==> flow/design.v <==
module hex_to_seg (
	input  wire [3:0] hex,
	output wire [6:0] s_seg
);
wire [127:0] seg_mask   ;
wire [127:0] offset_mask;
assign seg_mask = {~ 8'b0_0111111,
		   ~ 8'b0_0000110,
		   ~ 8'b0_1011011,
		   ~ 8'b0_1001111,	
		   ~ 8'b0_1100110,	
		   ~ 8'b0_1101101,	
		   ~ 8'b0_1111101,	
		   ~ 8'b0_0000111,	
		   ~ 8'b0_1111111,	
		   ~ 8'b0_1101111,	
		   ~ 8'b0_1110111,	
		   ~ 8'b0_1111100,	
		   ~ 8'b0_0111001,	
		   ~ 8'b0_1011110,	
		   ~ 8'b0_1111001,
		   ~ 8'b0_1110001};
assign offset_mask = (seg_mask << hex) << 3;
assign s_seg       =  offset_mask[126:120];
endmodule
module syn_button (
	input  wire clock,
	input  wire reset,
	input  wire button,
	output wire pressing
);
reg  syn_button;
reg  syn_button_prev;
always @(posedge clock) begin
	syn_button      <= reset ? button     : 1'b0;  
end
always @(posedge clock) begin
	syn_button_prev <= reset ? syn_button : 1'b0;
end
assign pressing = (~ syn_button) & syn_button_prev;
endmodule
module Task_4 (
	input  wire       clock       ,
	input  wire       reset       ,
	input  wire [8:0] switches    ,
	input  wire       write       ,
	input  wire       transmit    ,
	output reg  [7:0] diods_red   ,
	output reg  [7:0] diods_green ,
	output wire [6:0] seg_ones    ,
	output wire [6:0] seg_tens    ,
	output wire [6:0] seg_hundreds
);
wire write_press   ;
wire transmit_press;
wire shift_press   ;
syn_button write_button    (
				.clock   (clock      ),
				.reset   (reset      ),
				.button  (write      ),
				.pressing(write_press)
);
syn_button transmit_button (
				.clock   (clock         ),
				.reset   (reset         ),
				.button  (transmit      ),
				.pressing(transmit_press)
);
wire [3:0] ones;
wire [3:0] tens;
wire [3:0] hundreds;
hex_to_seg hex_to_seg_ones     (
					.hex  (    ones),
					.s_seg(seg_ones)
);
hex_to_seg hex_to_seg_tens     (  
					.hex  (    tens),
					.s_seg(seg_tens)
);
hex_to_seg hex_to_seg_hundreds (
					.hex  (    hundreds),
					.s_seg(seg_hundreds)
);
double_dabble bin_to_bcd (
				.bin(diods_red             ),
				.bcd({hundreds, tens, ones})
);
always @(posedge clock) begin
	if(~ reset)
		diods_red <= 8'b0;
	else begin
		diods_red <= write_press    ? switches[7:0] :
			     transmit_press ? (diods_red >> 1) | {switches[8], 6'b0} : diods_red;	   
	end
end
always @(posedge clock) begin
	if(~ reset)
		diods_green <= 8'b0;
	else begin
		diods_green <= transmit_press ? (diods_green >> 1) | {diods_red[0], 6'b0} : diods_green;	   
	end
end
endmodule
module dd_iter 
#(
	parameter BIN_LEN = 8    ,
	parameter BCD_LEN = 3 * 4
)
(
	input  wire [BCD_LEN + BIN_LEN - 1 : 0] bcd_with_bin_prev,
	output wire [BCD_LEN + BIN_LEN - 1 : 0] bcd_with_bin_next
);
wire [BCD_LEN + BIN_LEN - 1 : 0] tmp_bcd_with_bin_next;
assign tmp_bcd_with_bin_next [BIN_LEN - 1 : 0] = bcd_with_bin_prev [BIN_LEN - 1 : 0];
genvar j;
generate
	for (j = 0; j < BCD_LEN / 4; j = j + 1) begin: digits_gen
		assign tmp_bcd_with_bin_next [BIN_LEN + 4 * j + 3 : BIN_LEN + 4 * j] = 
		           bcd_with_bin_prev [BIN_LEN + 4 * j + 3 : BIN_LEN + 4 * j] > 4'd4 ? 
			   bcd_with_bin_prev [BIN_LEN + 4 * j + 3 : BIN_LEN + 4 * j] + 4'd3 : 
			   bcd_with_bin_prev [BIN_LEN + 4 * j + 3 : BIN_LEN + 4 * j]        ;
	end
endgenerate
assign bcd_with_bin_next = tmp_bcd_with_bin_next << 1;
endmodule
module double_dabble 
#(
	parameter BIN_LEN = 8    ,
	parameter BCD_LEN = 3 * 4
)	
(
	input  wire [BIN_LEN - 1 : 0] bin,
	output wire [BCD_LEN - 1 : 0] bcd
);
wire [BCD_LEN + BIN_LEN - 1 : 0] tmp_bcd_with_bin [BIN_LEN - 1 : 0];
assign tmp_bcd_with_bin [0] = { { BCD_LEN {1'b0} }, bin } << 1;
genvar i;
generate
	for (i = 1; i < BIN_LEN; i = i + 1) begin: iter_gen
		dd_iter dd_iter_i (
					.bcd_with_bin_prev(tmp_bcd_with_bin [i - 1]),
					.bcd_with_bin_next(tmp_bcd_with_bin [i    ])		
		);
	end
endgenerate
assign bcd = tmp_bcd_with_bin [BIN_LEN - 1] [BCD_LEN + BIN_LEN - 1 : BIN_LEN];
endmodule
# [Tool chain data of Task_4]
# The steps from the RTL of Task_4 to its reports follow in flow order.
# Lines are those of the file above, counted from 1.
# Not given: -
[inputs] design="Task_4" clock="clock" library="sky130hd" lib_corner="tt_025C_1v80"

# [Elaborated design]
# Yosys after proc, flatten, opt, wreduce and memory -nomap, before mapping. Print and check cells are not counted.
[op_classes] add_sub_neg=18 multipliers=0 div_mod_pow=0 cmp=18 n_eq=0 n_shift=3 n_mux=20 bitwise=6 n_reduce_logical=1
[ops] cell="left shift 128 x 4 -> 124 bit (first input constant)" n=3
[ops] cell="> comparator 4 x 3 -> 1 bit (second input constant)" n=15
[ops] cell="adder 4 x 2 -> 4 bit (second input constant)" n=11
[ops] cell="two-way mux 4 bit" n=11
[ops] cell="two-way mux 3 bit" n=7
[ops] cell="two-way mux 8 bit" n=2
[ops] cell="bitwise OR 7 bit" n=2
[ops] cell="adder 3 x 2 -> 3 bit (second input constant)" n=4
[ops] cell="adder 1 x 2 -> 3 bit (both inputs constant)" n=2
[ops] cell="> comparator 1 x 3 -> 1 bit (both inputs constant)" n=2
[ops] cell="adder 1 x 2 -> 3 bit (second input constant)" n=1
[ops] cell="> comparator 1 x 3 -> 1 bit (second input constant)" n=1
[ops] cell="bitwise AND 1 bit" n=2
[ops] cell="NOT 1 bit" n=2
[ops] cell="nonzero test 2 bit" n=1
[bits] regBits=20 latch_bits=0 ram_bits=0 romBits=0 clocked_rd_ports_x_width=0 n_memories=0 inputBits=13 output_inout_bits=37 word_cells=72

# [Logic depth]
# Depth = most cells in a row (Yosys ltp): at word level without a register or memory, in the mapped netlist without a sequential cell, where the memories' decode and read muxes count.
[logic_depth] depth_word=15 abc_area=0 mapped_depth=24 mapped_depth_nobuf=22

# [Netlist]
# Source: synth_stat.txt of the flow (Yosys; design flattened, memories mapped). It holds for the ABC_AREA given above (unset counts as 0); a run with the other value may have another netlist.
[types] cell="sky130_fd_sc_hd__dfxtp_1" n=19 area_total_um2=380.365
[types] cell="sky130_fd_sc_hd__ha_1" n=20 area_total_um2=250.24
[types] cell="sky130_fd_sc_hd__nand2_1" n=46 area_total_um2=172.666
[types] cell="sky130_fd_sc_hd__mux2i_1" n=11 area_total_um2=110.106
[types] cell="sky130_fd_sc_hd__a21oi_1" n=16 area_total_um2=80.077
[types] cell="sky130_fd_sc_hd__o211a_1" n=8 area_total_um2=80.077
[types] cell="sky130_fd_sc_hd__a21boi_0" n=10 area_total_um2=75.072
[types] cell="sky130_fd_sc_hd__nand3_1" n=13 area_total_um2=65.062
[types] cell="sky130_fd_sc_hd__clkbuf_1" n=16 area_total_um2=60.058
[types] cell="sky130_fd_sc_hd__o211ai_1" n=7 area_total_um2=52.55
[types] cell="sky130_fd_sc_hd__nor3_1" n=10 area_total_um2=50.048
[types] cell="sky130_fd_sc_hd__inv_1" n=13 area_total_um2=48.797
[types] cell="sky130_fd_sc_hd__buf_4" n=6 area_total_um2=45.043
[types] cell="sky130_fd_sc_hd__buf_6" n=4 area_total_um2=45.043
[types] cell="sky130_fd_sc_hd__mux2_2" n=4 area_total_um2=45.043
[types] cell="sky130_fd_sc_hd__nand2b_1" n=7 area_total_um2=43.792
[types] cell="sky130_fd_sc_hd__nor2_1" n=11 area_total_um2=41.29
[types] cell="sky130_fd_sc_hd__a211oi_1" n=5 area_total_um2=37.536
# Not listed: further types 61, cells in them 103.
[synth_totals] cells=329 area_mm2=0.0025374 sequential_area_mm2=0.0003804 ff_cells=19 buffers=33
# The figures by module come from a second, unflattened synthesis with its own total; it is not the netlist above.
[unflattened] cells_unflattened=542 hier_area_mm2=0.0041302
# Rows give one instance, submodules left out.
[by_module] mod="dd_iter" n_inst=7 cells=52 mod_area_mm2=0.0003654 seq_area_mm2=0
[by_module] mod="hex_to_seg" n_inst=3 cells=35 mod_area_mm2=0.0002678 seq_area_mm2=0
[by_module] mod="Task_4" n_inst=1 cells=62 mod_area_mm2=0.0006406 seq_area_mm2=0.0003003
[by_module] mod="syn_button" n_inst=2 cells=5 mod_area_mm2=0.0000626 seq_area_mm2=0.00004
[by_module] mod="double_dabble" n_inst=1 cells=1 mod_area_mm2=0.0000038 seq_area_mm2=0

# [Timing after synthesis]
# Source: OpenSTA report_checks on the synthesized netlist (no wires, ideal clock, input and output delay 20% of the period each), path of least setup slack; recovery checks are left aside. Register names are those of the netlist, which keeps one name where synthesis merged equal registers.
[synth_timing] path_kind="register -> output" from="reg diods_red[5]" to="out seg_tens[0]" tclk_ns=5.58 output_delay_ns=1.116 t_arrival_ns=4.598 required_ns=4.464 path_slack_ns=-0.134 path_delay_ns=4.598 path_stages=25 n_path_buf=3 period_less_setup_slack_ns=5.714
# "path_delay_ns" = arrival - input delay + setup time.
# At an output port there is no setup time.
# "path_stages": output pins that drive a net of the path, with the launching flip-flop's if there is one; two outputs of one cell count as two.
# "period_less_setup_slack_ns" is the clock period less the worst setup slack; recovery checks do not enter. This is arithmetic on one report: input and output delays are still those of the set period (20% each).
# The rows between start and end are the longest chain of elaborated cells between them; the timing report does not say that the signal goes this way. Where chains are equally long, one stands for them.
# A line is the first line of the expression or statement that the cell stems from. Yosys adds cells for indexed reads and writes and turns some case tables into memories.
[synth_between] path_cell_list="sky130_fd_sc_hd__dfxtp_1 -> sky130_fd_sc_hd__buf_4 -> sky130_fd_sc_hd__inv_2 -> sky130_fd_sc_hd__ha_1 -> sky130_fd_sc_hd__inv_1 -> sky130_fd_sc_hd__ha_1 -> sky130_fd_sc_hd__buf_6 -> sky130_fd_sc_hd__or2_0 -> sky130_fd_sc_hd__mux4_2 -> sky130_fd_sc_hd__and2_4 -> sky130_fd_sc_hd__nor2_4 -> sky130_fd_sc_hd__xnor2_1 -> sky130_fd_sc_hd__nand2_1 -> sky130_fd_sc_hd__ha_1 -> sky130_fd_sc_hd__xnor2_2 -> sky130_fd_sc_hd__inv_2 -> sky130_fd_sc_hd__ha_1 -> sky130_fd_sc_hd__inv_1 -> sky130_fd_sc_hd__a31oi_4 -> sky130_fd_sc_hd__xor2_2 -> sky130_fd_sc_hd__ha_1 -> sky130_fd_sc_hd__clkbuf_1 -> sky130_fd_sc_hd__nand2b_1 -> sky130_fd_sc_hd__o22ai_1 -> sky130_fd_sc_hd__a311o_1" elab_chain_len=11
[synth_rtl] item="start, declared" line=48 source="output reg [7:0] diods_red ,"
[synth_rtl] item="start, assigned" line=90 source="diods_red <= 8'b0;"
[synth_rtl] item="start, assigned" line=92 source="diods_red <= write_press ? switches[7:0] :"
[synth_rtl] item="adder 4 x 2 -> 4 bit" line=120 source="bcd_with_bin_prev [BIN_LEN + 4 * j + 3 : BIN_LEN + 4 * j] + 4'd3 :"
[synth_rtl] item="two-way mux 4 bit" line=119 source="bcd_with_bin_prev [BIN_LEN + 4 * j + 3 : BIN_LEN + 4 * j] > 4'd4 ?"
[synth_rtl] item="> comparator 4 x 3 -> 1 bit" line=119
[synth_rtl] item="two-way mux 4 bit" line=119
[synth_rtl] item="> comparator 4 x 3 -> 1 bit" line=119
[synth_rtl] item="two-way mux 4 bit" line=119
[synth_rtl] item="> comparator 4 x 3 -> 1 bit" line=119
[synth_rtl] item="two-way mux 4 bit" line=119
[synth_rtl] item="adder 4 x 2 -> 4 bit" line=120
[synth_rtl] item="two-way mux 4 bit" line=119
[synth_rtl] item="left shift 128 x 4 -> 124 bit" line=23 source="assign offset_mask = (seg_mask << hex) << 3;"
[synth_rtl] item="end, declared" line=51 source="output wire [6:0] seg_tens ,"

# [Path in the finished layout]
# Path of least setup slack in the final report of job 1 (OpenROAD, finished layout, wires in). Where an end is a register, its clock arrival counts in the times.
[layout_timing] path_kind="register -> output" from="reg diods_red[6]" to="out seg_tens[0]" tclk_ns=4.67 output_delay_ns=0.93 t_arrival_ns=4.10 required_ns=3.74 path_slack_ns=-0.36 path_stages=23 n_path_buf=1
# The rows between start and end are the longest chain of elaborated cells between them; the timing report does not say that the signal goes this way. Where chains are equally long, one stands for them.
[layout_between] path_cell_list="sky130_fd_sc_hd__dfxtp_2 -> sky130_fd_sc_hd__inv_2 -> sky130_fd_sc_hd__ha_4 -> sky130_fd_sc_hd__inv_2 -> sky130_fd_sc_hd__ha_4 -> sky130_fd_sc_hd__or2_4 -> sky130_fd_sc_hd__mux4_2 -> sky130_fd_sc_hd__and2_4 -> sky130_fd_sc_hd__nor2_4 -> sky130_fd_sc_hd__xnor2_2 -> sky130_fd_sc_hd__nand2_2 -> sky130_fd_sc_hd__ha_4 -> sky130_fd_sc_hd__xnor2_4 -> sky130_fd_sc_hd__inv_2 -> sky130_fd_sc_hd__ha_4 -> sky130_fd_sc_hd__inv_2 -> sky130_fd_sc_hd__a31oi_4 -> sky130_fd_sc_hd__xor2_4 -> sky130_fd_sc_hd__ha_4 -> sky130_fd_sc_hd__nand2b_1 -> sky130_fd_sc_hd__o22ai_1 -> sky130_fd_sc_hd__a311o_1 -> sky130_fd_sc_hd__buf_2" elab_chain_len=13
[layout_rtl] item="start, declared" line=48 source="output reg [7:0] diods_red ,"
[layout_rtl] item="start, assigned" line=90 source="diods_red <= 8'b0;"
[layout_rtl] item="start, assigned" line=92 source="diods_red <= write_press ? switches[7:0] :"
[layout_rtl] item="adder 4 x 2 -> 4 bit" line=120 source="bcd_with_bin_prev [BIN_LEN + 4 * j + 3 : BIN_LEN + 4 * j] + 4'd3 :"
[layout_rtl] item="two-way mux 4 bit" line=119 source="bcd_with_bin_prev [BIN_LEN + 4 * j + 3 : BIN_LEN + 4 * j] > 4'd4 ?"
[layout_rtl] item="> comparator 4 x 3 -> 1 bit" line=119
[layout_rtl] item="two-way mux 4 bit" line=119
[layout_rtl] item="> comparator 4 x 3 -> 1 bit" line=119
[layout_rtl] item="two-way mux 4 bit" line=119
[layout_rtl] item="> comparator 4 x 3 -> 1 bit" line=119
[layout_rtl] item="two-way mux 4 bit" line=119
[layout_rtl] item="> comparator 4 x 3 -> 1 bit" line=119
[layout_rtl] item="two-way mux 4 bit" line=119
[layout_rtl] item="adder 4 x 2 -> 4 bit" line=120
[layout_rtl] item="two-way mux 4 bit" line=119
[layout_rtl] item="left shift 128 x 4 -> 124 bit" line=23 source="assign offset_mask = (seg_mask << hex) << 3;"
[layout_rtl] item="end, declared" line=51 source="output wire [6:0] seg_tens ,"

Task_4 through Yosys and OpenROAD on sky130hd: 2 stored runs, unordered, with their settings and measured results. The constraints put input and output delay at 20% of the set period each and load the outputs with 0.01 pF.
"achieved_period_ns" is the run's clock period less its worst setup slack. It is reckoned from that one timing run; input and output delays stay at 20% of the period that was set.
"worst_path_time_ns" means the part of the period allowed to the worst setup path (the constraints hold back 20% at inputs and 20% at outputs) less its slack; where the path has registers, the arrival times of their clocks count too.
"final_power_uw": no workload was simulated; the value follows from the tool's default switching activity.

[flow] job 1: files
==> flow/run.sh <==
#!/bin/bash
# the make line also repeats the synthesis and layout settings of config.mk as NAME=value (left out here)
make -C /OpenROAD-flow-scripts/flow DESIGN_CONFIG=/design/flow/config.mk WORK_HOME=/design/flow/orfs CLKGATE_MAP_FILE= finish
==> flow/config.mk <==
export PLATFORM = sky130hd
export DESIGN_NAME = Task_4
export DESIGN_NICKNAME = Task_4
export VERILOG_FILES = /design/flow/design.v
export SDC_FILE = /design/flow/constraint.sdc
export NUM_CORES = 4
export LEC_CHECK = 0
export CAP_MARGIN = 20
export CELL_PAD_IN_SITES_DETAIL_PLACEMENT = 0
export CORE_ASPECT_RATIO = 0.97
export CORE_MARGIN = 2
export CORE_UTILIZATION = 27
export PLACE_DENSITY_LB_ADDON = 0.04
export SLEW_MARGIN = 25
==> flow/constraint.sdc <==
create_clock -name core_clock -period 4.67 [get_ports {clock}]
set_input_delay 0.9340 -clock core_clock [delete_from_list [all_inputs] [get_ports {clock}]]
set_output_delay 0.9340 -clock core_clock [all_outputs]
set_load 0.01 [all_outputs]

[flow] job 1: metrics
[metrics] synth_area_mm2 = 0.0025374
[metrics] die_footprint_mm2 = 0.0101892
[metrics] finalUtil_frac = 0.444
[metrics] worstSetupSlack_ns = -0.363
[metrics] final_power_uw = 811.7
[metrics] achieved_period_ns = 5.033
[metrics] worst_path_time_ns = 4.10
[metrics] timing.worst_path_kind = register -> output

[flow] job 2: files
==> flow/run.sh <==
#!/bin/bash
# the make line also repeats the synthesis and layout settings of config.mk as NAME=value (left out here)
make -C /OpenROAD-flow-scripts/flow DESIGN_CONFIG=/design/flow/config.mk WORK_HOME=/design/flow/orfs CLKGATE_MAP_FILE= finish
==> flow/config.mk <==
export PLATFORM = sky130hd
export DESIGN_NAME = Task_4
export DESIGN_NICKNAME = Task_4
export VERILOG_FILES = /design/flow/design.v
export SDC_FILE = /design/flow/constraint.sdc
export NUM_CORES = 4
export LEC_CHECK = 0
export ABC_AREA = 1
export CAP_MARGIN = 20
export CELL_PAD_IN_SITES_GLOBAL_PLACEMENT = 3
export CORE_MARGIN = 2
export CORE_UTILIZATION = 58
export GPL_TIMING_DRIVEN = 0
export MAX_ROUTING_LAYER = met4
export SLEW_MARGIN = 20
export TNS_END_PERCENT = 65
==> flow/constraint.sdc <==
create_clock -name core_clock -period 7.27 [get_ports {clock}]
set_input_delay 1.4540 -clock core_clock [delete_from_list [all_inputs] [get_ports {clock}]]
set_output_delay 1.4540 -clock core_clock [all_outputs]
set_load 0.01 [all_outputs]

[flow] job 2: incomplete, placement halted on GPL-0301
