==> flow/design.v <==
module Task_1 (
	input  wire       clock,
	input  wire       reset,
	input  wire       incr,
	input  wire       decr,
	output wire [6:0] s_seg
);
reg  [ 3:0] counter;
hex_to_seg hex_to_seg (
			.hex  (counter),
			.s_seg(s_seg  )
);
syn_button increase_button (
				.clock   (clock    ),
				.reset   (reset    ),
				.button  (incr     ),
				.pressing(inc_press)
);
syn_button decrease_button (
				.clock   (clock    ),
				.reset   (reset    ),
				.button  (decr     ),
				.pressing(dec_press)
);
always @(posedge clock) begin
	if(~ reset)
		counter <= 4'b0;
	else begin
		counter <= inc_press ? counter + 1'b1 : dec_press ? counter - 1'b1 : counter;	   
	end
end
endmodule
module hex_to_seg (
	input  wire [3:0] hex,
	output wire [6:0] s_seg
);
wire [127:0] seg_mask   ;
wire [127:0] offset_mask;
assign seg_mask = {~ 8'b0_0111111,
		   ~ 8'b0_0000110,
		   ~ 8'b0_1011011,
		   ~ 8'b0_1001111,	
		   ~ 8'b0_1100110,	
		   ~ 8'b0_1101101,	
		   ~ 8'b0_1111101,	
		   ~ 8'b0_0000111,	
		   ~ 8'b0_1111111,	
		   ~ 8'b0_1101111,	
		   ~ 8'b0_1110111,	
		   ~ 8'b0_1111100,	
		   ~ 8'b0_0111001,	
		   ~ 8'b0_1011110,	
		   ~ 8'b0_1111001,
		   ~ 8'b0_1110001};
assign offset_mask = (seg_mask << hex) << 3;
assign s_seg       =  offset_mask[126:120];
endmodule
module syn_button (
	input  wire clock,
	input  wire reset,
	input  wire button,
	output wire pressing
);
reg  syn_button;
reg  syn_button_prev;
always @(posedge clock) begin
	syn_button      <= reset ? button     : 1'b0;  
end
always @(posedge clock) begin
	syn_button_prev <= reset ? syn_button : 1'b0;
end
assign pressing = (~ syn_button) & syn_button_prev;
endmodule
-- Step by step through the tools: Task_1
What the tools print for Task_1, step after step.
Lines are those of the file above, counted from 1.
Cell names lack the library's common part.
Not given: n/a
- top module: Task_1
- clock port: clock
- cell library: sky130hd
- corner: tt_025C_1v80

-- Word level
Source: Yosys, flattened and elaborated, memories not mapped. Widths are those after wreduce. Registers that Yosys merges into a memory's read port (data or address) are not register bits. Print and check cells do not count. Equal cells are merged and count once.
- noted register bits: 8
- bits of input ports at 4
- output and inout port bits at 7
- elaborated cells at 15
- noted add/sub/neg operators: 2
- shift-type cells: 1
- muxes and demuxes at 2
- bitwise logic cells at 4
- reductions and logical operators at 1
- operators with widths (cell ; count):
    128-bit by 4-bit << shifter with 124-bit output (first input constant) ; 1
    4-bit two-way mux ; 2
    4-bit by 1-bit adder with 4-bit output (second input constant) ; 1
    4-bit by 1-bit subtractor with 4-bit output (second input constant) ; 1
    1-bit bitwise AND ; 2
    1-bit inverter ; 2
    2-bit nonzero test ; 1

-- Logic depth
Longest topological path by Yosys (ltp), each cell counted once; first at word level (registers and memories cut), then after technology mapping (sequential cells cut; the memories' decode and read muxes count).
- noted depth after elaboration: 4
- noted ABC_AREA: 0
- noted mapped depth: 6

-- After synthesis
The flow's flattened synthesis, as Yosys stat reports it; memories are mapped. The netlist is that of the ABC_AREA named above (0 if unset); the other value can give another one.
- cell types (cell ; count ; total area (µm²)):
    dfxtp_1 ; 8 ; 160.154
    ha_1 ; 9 ; 112.608
    a21oi_1 ; 7 ; 35.034
    and2_1 ; 5 ; 31.28
    nor2_1 ; 8 ; 30.029
    o21ai_0 ; 5 ; 25.024
    nand2_1 ; 6 ; 22.522
    fa_1 ; 1 ; 20.019
    mux2i_1 ; 2 ; 20.019
    xnor2_1 ; 2 ; 17.517
    o21ai_4 ; 1 ; 16.266
    nand2b_4 ; 1 ; 13.763
    nand2b_1 ; 2 ; 12.512
    buf_6 ; 1 ; 11.261
    inv_1 ; 3 ; 11.261
    o211a_1 ; 1 ; 10.01
    a21oi_2 ; 1 ; 8.758
    a22o_1 ; 1 ; 8.758
Not listed: further types 10, cells in them 10.
- noted cells in the netlist: 74
- cell area after synthesis at 635.6 µm²
- area of sequential cells at 160.2 µm²
- flip-flops: 8
By module: a second synthesis without flattening, with its own total; a netlist apart from the flattened one above.
- noted cells (unflattened synthesis): 74
- noted area (unflattened synthesis): 671.9 µm²
Each row is one instance without its submodules.
- modules (module ; instances ; cells ; area (µm²) ; sequential area (µm²)):
    Task_1 ; 1 ; 29 ; 279.0 ; 80.1
    hex_to_seg ; 1 ; 35 ; 267.8 ; 0.0
    syn_button ; 2 ; 5 ; 62.6 ; 40.0

-- Worst setup path after synthesis
Source: OpenSTA report_checks on the synthesized netlist (no wires, ideal clock, input and output delay 20% of the period each), path of least setup slack; recovery checks are left aside. Register names are those of the netlist, which keeps one name where synthesis merged equal registers.
- path kind: flip-flop to output port
- start: register counter[1]
- end: output s_seg[0]
- clock period: 3870 ps
- noted output delay: 774 ps
- time at the first pin: 0 ps
- noted arrival: 1343 ps
- setup slack at 1753 ps
- delay of the path at 1343 ps
- noted stages: 7
- buffers on the path at 0
- period reached after synthesis at 2117 ps
"delay of the path" = arrival - input delay + setup time.
A path that ends at an output port has no setup time.
"stages" counts driving pins, that of a launching flip-flop among them; a cell with two outputs on the path counts twice.
"period reached after synthesis" is the clock period less the worst setup slack; recovery checks do not enter. This is arithmetic on one report: input and output delays are still those of the set period (20% each).
Between the ends stands the longest chain of elaborated cells between them, by number of cells; it is not shown to be the way that was timed. Of several equally long chains one is given.
Each line given opens the expression or statement behind the cell; cells for indexed reads and writes are added by Yosys, which also makes memories of some case tables.
- cells stage by stage: dfxtp_1 inv_1 ha_1 nand2_1 o21ai_0 nor2_1 a21oi_1
- length of the longest elaborated chain at 1
- noted elaborated cells on any way between the ends: 1
- source lines of those cells: 1
- classes of those cells: shift (1)
- RTL lines, path after synthesis (item ; line ; text):
    from (decl) ; 8 ; reg  [ 3:0] counter;
    from (assign) ; 27 ; counter <= 4'b0;
    from (assign) ; 29 ; counter <= inc_press ? counter + 1'b1 : dec_press ? counter - 1'b1 : counter;
    128-bit by 4-bit << shifter with 124-bit output ; 55 ; assign offset_mask = (seg_mask << hex) << 3;
    to (decl) ; 6 ; output wire [6:0] s_seg

-- Timing after layout
From the final timing report of record 2: the path of least setup slack in the routed layout; clock arrival at registers is part of the times.
The report prints the path's times to 10 ps; the period is as set.
- path kind: flip-flop to output port
- start: register counter[0]
- end: output s_seg[6]
- clock period: 1830 ps
- noted output delay: 370 ps
- time at the first pin: 230 ps
- noted arrival: 1410 ps
- setup slack at 50 ps
- noted stages: 8
- buffers on the path at 2
Between the ends stands the longest chain of elaborated cells between them, by number of cells; it is not shown to be the way that was timed. Of several equally long chains one is given.
- cells stage by stage: dfxtp_2 inv_2 buf_6 ha_2 nor2_1 nand2_1 a22o_1 buf_2
- length of the longest elaborated chain at 1
- noted elaborated cells on any way between the ends: 1
- source lines of those cells: 1
- classes of those cells: shift (1)
- RTL lines, path post-layout (item ; line ; text):
    from (decl) ; 8 ; reg  [ 3:0] counter;
    from (assign) ; 27 ; counter <= 4'b0;
    from (assign) ; 29 ; counter <= inc_press ? counter + 1'b1 : dec_press ? counter - 1'b1 : counter;
    128-bit by 4-bit << shifter with 124-bit output ; 55 ; assign offset_mask = (seg_mask << hex) << 3;
    to (decl) ; 6 ; output wire [6:0] s_seg

Wiki page: Task_1 / flow data

Design Task_1 on sky130hd. What follows are 2 stored runs of the flow, each under its own settings; their order means nothing. The constraints put input and output delay at 20% of the set period each and load the outputs with 0.01 pF.
"achieved clock period" = clock period - worst setup slack. The figure is calculated, with input and output delays left at 20% of the set period.

Record 1

==> flow/run.sh <==
#!/bin/bash
# the make line also repeats the synthesis and layout settings of config.mk as NAME=value (left out here)
make -C /OpenROAD-flow-scripts/flow DESIGN_CONFIG=/design/flow/config.mk WORK_HOME=/design/flow/orfs CLKGATE_MAP_FILE= finish
==> flow/config.mk <==
export PLATFORM = sky130hd
export DESIGN_NAME = Task_1
export DESIGN_NICKNAME = Task_1
export VERILOG_FILES = /design/flow/design.v
export SDC_FILE = /design/flow/constraint.sdc
export NUM_CORES = 4
export LEC_CHECK = 0
export CAP_MARGIN = 35
export CORE_MARGIN = 2
export CORE_UTILIZATION = 54
export CTS_CLUSTER_SIZE = 27
export GPL_ROUTABILITY_DRIVEN = 1
export GPL_TIMING_DRIVEN = 1
export HOLD_SLACK_MARGIN = -0.01
export PLACE_DENSITY_LB_ADDON = 0.25
export SETUP_SLACK_MARGIN = 0.49
export SLEW_MARGIN = 35
==> flow/constraint.sdc <==
create_clock -name core_clock -period 1.7 [get_ports {clock}]
set_input_delay 0.3400 -clock core_clock [delete_from_list [all_inputs] [get_ports {clock}]]
set_output_delay 0.3400 -clock core_clock [all_outputs]
set_load 0.01 [all_outputs]

Record 1: stopped before the end: routing reported DPL-0038.

Record 2

==> flow/run.sh <==
#!/bin/bash
# the make line also repeats the synthesis and layout settings of config.mk as NAME=value (left out here)
make -C /OpenROAD-flow-scripts/flow DESIGN_CONFIG=/design/flow/config.mk WORK_HOME=/design/flow/orfs CLKGATE_MAP_FILE= finish
==> flow/config.mk <==
export PLATFORM = sky130hd
export DESIGN_NAME = Task_1
export DESIGN_NICKNAME = Task_1
export VERILOG_FILES = /design/flow/design.v
export SDC_FILE = /design/flow/constraint.sdc
export NUM_CORES = 4
export LEC_CHECK = 0
export ABC_AREA = 0
export CAP_MARGIN = 20
export CORE_MARGIN = 10
export CORE_UTILIZATION = 17
export CTS_CLUSTER_DIAMETER = 296
export CTS_CLUSTER_SIZE = 34
export GPL_ROUTABILITY_DRIVEN = 0
export HOLD_SLACK_MARGIN = 0.07
export MIN_ROUTING_LAYER = met2
export PLACE_DENSITY_LB_ADDON = 0.24
export SLEW_MARGIN = 40
==> flow/constraint.sdc <==
create_clock -name core_clock -period 1.83 [get_ports {clock}]
set_input_delay 0.3660 -clock core_clock [delete_from_list [all_inputs] [get_ports {clock}]]
set_output_delay 0.3660 -clock core_clock [all_outputs]
set_load 0.01 [all_outputs]

Measured in record 2:
- achieved clock period at 1777 ps
- noted the worst hold slack: 450 ps
- worst setup slack after layout at 53 ps
- noted the total die area: 6584.5 µm²
- area of the synthesized netlist: 635.6 µm²
- standard-cell area after layout at 902.1 µm²
